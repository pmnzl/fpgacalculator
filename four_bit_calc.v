==> flow/design.v <==
module calc(HEX0, SW, KEY, clk);
	input [8:0] SW;
	input [2:0] KEY;
	input clk;
	output [6:0] HEX0;
	wire [3:0] A, B, R, S;
	register4bit Reg_A(A, SW[3:0], KEY[0], clk);
	register4bit Reg_B(B, SW[7:4], KEY[1], clk);
	adderSubtractor addSub(S, A, B, SW[8]);
	register4bit Reg_out(R, S, KEY[2], clk);
	decoderHexTo7Segment decoder(HEX0, R);
endmodule
module register4bit(data_out, data_in, ld, clk);
	input [3:0] data_in;
	input ld;
	input clk;
	output reg [3:0] data_out;
	always @(posedge clk)
		if (ld)
			data_out = data_in;
endmodule
module decoderHexTo7Segment(seven_seg0, HEX);
	input [3:0] HEX;
	output [6:0] seven_seg0;
	 assign seven_seg0[0] = ~HEX[3]&~HEX[2]&~HEX[1]&HEX[0] | ~HEX[3]&HEX[2]&~HEX[1]&~HEX[0] | HEX[3]&~HEX[2]&HEX[1]&HEX[0] | HEX[3]&HEX[2]&~HEX[1]&HEX[0];
	 assign seven_seg0[1] = HEX[3]&HEX[2]&~HEX[0] | HEX[2]&HEX[1]&~HEX[0] | HEX[3]&HEX[1]&HEX[0] | ~HEX[3]&HEX[2]&~HEX[1]&HEX[0];
	 assign seven_seg0[2] = HEX[3]&HEX[2]&~HEX[0] | HEX[3]&HEX[2]&HEX[1] | ~HEX[3]&~HEX[2]&HEX[1]&~HEX[0];
	 assign seven_seg0[3] = ~HEX[3]&~HEX[2]&~HEX[1]&HEX[0] | ~HEX[3]&HEX[2]&~HEX[1]&~HEX[0] | HEX[3]&~HEX[2]&HEX[1]&~HEX[0] | HEX[2]&HEX[1]&HEX[0];
	 assign seven_seg0[4] = ~HEX[3]&HEX[0] | ~HEX[2]&~HEX[1]&HEX[0] | ~HEX[3]&HEX[2]&~HEX[1];
	 assign seven_seg0[5] = HEX[3]&HEX[2]&~HEX[1]&HEX[0] | ~HEX[3]&~HEX[2]&HEX[1] | ~HEX[3]&HEX[1]&HEX[0] | ~HEX[3]&~HEX[2]&HEX[0];
	 assign seven_seg0[6] = HEX[3]&HEX[2]&~HEX[1]&~HEX[0] | ~HEX[3]&HEX[2]&HEX[1]&HEX[0] | ~HEX[3]&~HEX[2]&~HEX[1];
endmodule
module adderSubtractor(out, operandA, operandB, op_sel);
	input [3:0] operandA;
	input [3:0] operandB;
	input op_sel;
	output [3:0] out;
	assign out = op_sel ? (operandA + operandB) : (operandA - operandB);
endmodule
Reports on calc
The steps from the RTL of calc to its reports follow in flow order.
Lines are those of the file above, counted from 1.
Operators carry their Yosys type and port widths (W data, S select, Z words).
A cell with - has no value.
Design
  top: calc
  clock input: clk
  library: sky130hd
  library corner: tt_025C_1v80

After elaboration
Source: Yosys, flattened and elaborated, memories not mapped. Widths are those after wreduce; folded enables and synchronous resets count as part of the registers. Registers that Yosys merges into a memory's read port (data or address) are not register bits. Print and check cells do not count. Equal cells are merged and count once.
Word-level totals
  bits in registers: 12
  input port bits: 13
  elaborated cells: 59
Operators by class
  add/subtract/negate cells: 2
  multiplexer cells: 1
  bitwise logic cells: 53
Operator list (count)
  $and A1 B1 Y1: 32
  $or A1 B1 Y1: 17
  $not A1 Y1: 4
  $add A4 B4 Y4: 1
  $sub A4 B4 Y4: 1
  $mux W4: 1

Longest topological paths
Yosys ltp: most cells in a row. Word level: on the elaborated netlist, between registers, memories and ports. Mapped: between sequential cells and ports; inverters and the memories' decode and read muxes count.
Logic depth
  word-level depth: 7
  ABC_AREA: 0
  mapped depth: 7
  depth with buffers taken out: 7

Synthesis result
Yosys stat after the flow's synthesis: flattened, memories mapped to cells. It holds for the ABC_AREA given above (unset counts as 0); a run with the other value may have another netlist.
Totals and module areas in this step are rounded.
Cell types
  sky130_fd_sc_hd__edfxtp_1: count 12, area in all 360.346 µm²
  sky130_fd_sc_hd__ha_1: count 4, area in all 50.048 µm²
  sky130_fd_sc_hd__nand2b_4: count 2, area in all 27.526 µm²
  sky130_fd_sc_hd__xor2_1: count 3, area in all 26.275 µm²
  sky130_fd_sc_hd__buf_6: count 2, area in all 22.522 µm²
  sky130_fd_sc_hd__mux2_2: count 2, area in all 22.522 µm²
  sky130_fd_sc_hd__xnor3_1: count 1, area in all 22.522 µm²
  sky130_fd_sc_hd__a21oi_1: count 4, area in all 20.019 µm²
  sky130_fd_sc_hd__fa_1: count 1, area in all 20.019 µm²
  sky130_fd_sc_hd__inv_1: count 5, area in all 18.768 µm²
  sky130_fd_sc_hd__a21o_1: count 2, area in all 15.014 µm²
  sky130_fd_sc_hd__nand2_1: count 4, area in all 15.014 µm²
  sky130_fd_sc_hd__nor3_1: count 3, area in all 15.014 µm²
  sky130_fd_sc_hd__o21ai_0: count 3, area in all 15.014 µm²
  sky130_fd_sc_hd__o22ai_1: count 2, area in all 12.512 µm²
  sky130_fd_sc_hd__nor2_1: count 3, area in all 11.261 µm²
  sky130_fd_sc_hd__a22o_1: count 1, area in all 8.758 µm²
  sky130_fd_sc_hd__o31a_1: count 1, area in all 8.758 µm²
Not listed: further types 8, cells in them 8.
Mapped netlist
  standard cells after synthesis: 63
  synthesis area: 0.00074 mm²
  mapped flip-flops: 12
  buffer cells: 4
By module: a second synthesis without flattening, with its own total; a netlist apart from the flattened one above.
Unflattened totals
  cell total of the unflattened synthesis: 68
  area (unflattened synthesis): 0.00076 mm²
Each row is one instance without its submodules.
Modules
  register4bit: times used 3, cells 4, area 0.00012 mm², sequential area 0.00012 mm²
  decoderHexTo7Segment: times used 1, cells 35, area 0.00021 mm², sequential area 0 mm²
  adderSubtractor: times used 1, cells 21, area 0.00019 mm², sequential area 0 mm²
  calc: times used 1, cells 0, area 0 mm², sequential area 0 mm²

Timing after synthesis
Path of least setup slack by OpenSTA after synthesis, without wires, with an ideal clock, recovery checks aside; 20% of the period is set as input and as output delay. Where synthesis merged equal registers, the netlist keeps one of their names.
Path post-synthesis
  path kind: register to register
  from: register Reg_B.data_out[0]
  to: register Reg_out.data_out[3]
  clock period: 1.94 ns
  arrival time: 1.705 ns
  required time: 1.672 ns
  path slack: -0.032 ns
  path delay: 1.973 ns
  stages on the path: 8
  path buffers: 0
  synthesis period reached: 1.972 ns
"path delay" is the arrival time less input delay plus setup time.
"stages on the path": output pins that drive a net of the path, with the launching flip-flop's if there is one; two outputs of one cell count as two.
"synthesis period reached" is the clock period less the worst setup slack; recovery checks do not enter. This is arithmetic on one report: input and output delays are still those of the set period (20% each).
The rows between start and end are the longest chain of elaborated cells between them; the timing report does not say that the signal goes this way. Where chains are equally long, one stands for them.
Each line given opens the expression or statement behind the cell; cells for indexed reads and writes are added by Yosys, which also makes memories of some case tables.
On the way, post-synthesis
  cells stage by stage: sky130_fd_sc_hd__edfxtp_1 sky130_fd_sc_hd__inv_1 sky130_fd_sc_hd__ha_1 sky130_fd_sc_hd__mux2_2 sky130_fd_sc_hd__ha_1 sky130_fd_sc_hd__a21o_1 sky130_fd_sc_hd__a21oi_1 sky130_fd_sc_hd__xnor3_1
  cells in the longest elaborated chain: 2
  elaborated cells between the ends (all ways): 3
  RTL lines with such cells: 1
RTL lines, path post-synthesis
  start: declaration: RTL line 17  | output reg [3:0] data_out;
  start: assignment: RTL line 20  | data_out = data_in;
  $sub A4 B4 Y4: RTL line 38  | assign out = op_sel ? (operandA + operandB) : (operandA - operandB);
  $mux W4: RTL line 38
  end: assignment: RTL line 20
  end: declaration: RTL line 17

Path in the finished layout
Path of least setup slack in the final report of job 1 (OpenROAD, finished layout, wires in). Where an end is a register, its clock arrival counts in the times.
Path after layout
  path kind: register to register
  from: register Reg_B.data_out[1]
  to: register Reg_out.data_out[3]
  clock period: 1.69 ns
  arrival time: 1.95 ns
  required time: 1.71 ns
  path slack: -0.24 ns
  stages on the path: 8
  path buffers: 0
The rows between start and end are the longest chain of elaborated cells between them; the timing report does not say that the signal goes this way. Where chains are equally long, one stands for them.
On the way, after layout
  cells stage by stage: sky130_fd_sc_hd__edfxtp_1 sky130_fd_sc_hd__inv_1 sky130_fd_sc_hd__ha_1 sky130_fd_sc_hd__mux2_4 sky130_fd_sc_hd__ha_4 sky130_fd_sc_hd__a21o_1 sky130_fd_sc_hd__a21oi_2 sky130_fd_sc_hd__xnor3_1
  cells in the longest elaborated chain: 2
  elaborated cells between the ends (all ways): 3
  RTL lines with such cells: 1
RTL lines, path after layout
  start: declaration: RTL line 17  | output reg [3:0] data_out;
  start: assignment: RTL line 20  | data_out = data_in;
  $sub A4 B4 Y4: RTL line 38  | assign out = op_sel ? (operandA + operandB) : (operandA - operandB);
  $mux W4: RTL line 38
  end: assignment: RTL line 20
  end: declaration: RTL line 17

Hand-over note for calc

Below are 2 stored runs of the flow (Yosys, OpenROAD; platform sky130hd) on calc, each with its settings and what was measured, unordered. Constraints: input delay and output delay 20% of the set period each, output load 0.01 pF.
"achieved clock period" is the run's clock period less its worst setup slack. It is reckoned from that one timing run; input and output delays stay at 20% of the period that was set.
"worst setup path time" = time allowed to the worst setup path (clock period - input delay - output delay, where it has them) - its slack; a late launch clock adds to it, a late capture clock takes from it.
"power": no workload was simulated; the value follows from the tool's default switching activity.
The results are shown rounded.

Job 1
==> flow/run.sh <==
#!/bin/bash
# the make line also repeats the synthesis and layout settings of config.mk as NAME=value (left out here)
make -C /OpenROAD-flow-scripts/flow DESIGN_CONFIG=/design/flow/config.mk WORK_HOME=/design/flow/orfs CLKGATE_MAP_FILE= finish
==> flow/config.mk <==
export PLATFORM = sky130hd
export DESIGN_NAME = calc
export DESIGN_NICKNAME = calc
export VERILOG_FILES = /design/flow/design.v
export SDC_FILE = /design/flow/constraint.sdc
export NUM_CORES = 4
export LEC_CHECK = 0
export CAP_MARGIN = 20
export CELL_PAD_IN_SITES_DETAIL_PLACEMENT = 0
export CORE_MARGIN = 2
export CORE_UTILIZATION = 28
export CTS_CLUSTER_DIAMETER = 245
export GPL_ROUTABILITY_DRIVEN = 0
export MIN_ROUTING_LAYER = met1
export PLACE_DENSITY_LB_ADDON = 0.09
export SETUP_SLACK_MARGIN = 0.24
export SLEW_MARGIN = 20
==> flow/constraint.sdc <==
create_clock -name core_clock -period 1.69 [get_ports {clk}]
set_input_delay 0.3380 -clock core_clock [delete_from_list [all_inputs] [get_ports {clk}]]
set_output_delay 0.3380 -clock core_clock [all_outputs]
set_load 0.01 [all_outputs]

==> results of job 1 <==
chip area after synthesis (Yosys): 0.00074 mm²
die area: 0.0031 mm²
standard-cell area of the final layout: 0.0012 mm²
utilization: 49 %
worst setup slack after layout: -0.24 ns
worst hold slack: 0.57 ns
power: 1200 µW
achieved clock period: 1.929 ns
worst setup path time: 1.93 ns
worst setup path kind: register to register

Job 2
==> flow/run.sh <==
#!/bin/bash
# the make line also repeats the synthesis and layout settings of config.mk as NAME=value (left out here)
make -C /OpenROAD-flow-scripts/flow DESIGN_CONFIG=/design/flow/config.mk WORK_HOME=/design/flow/orfs CLKGATE_MAP_FILE= finish
==> flow/config.mk <==
export PLATFORM = sky130hd
export DESIGN_NAME = calc
export DESIGN_NICKNAME = calc
export VERILOG_FILES = /design/flow/design.v
export SDC_FILE = /design/flow/constraint.sdc
export NUM_CORES = 4
export LEC_CHECK = 0
export ABC_AREA = 1
export CAP_MARGIN = 20
export CELL_PAD_IN_SITES_DETAIL_PLACEMENT = 2
export CORE_MARGIN = 7
export CORE_UTILIZATION = 48
export CTS_CLUSTER_DIAMETER = 184
export CTS_CLUSTER_SIZE = 83
export PLACE_DENSITY_LB_ADDON = 0.27
export SLEW_MARGIN = 35
export TNS_END_PERCENT = 20
==> flow/constraint.sdc <==
create_clock -name core_clock -period 1.64 [get_ports {clk}]
set_input_delay 0.3280 -clock core_clock [delete_from_list [all_inputs] [get_ports {clk}]]
set_output_delay 0.3280 -clock core_clock [all_outputs]
set_load 0.01 [all_outputs]

==> results of job 2 <==
did not finish, placement stopped with DPL-0033

End of note.
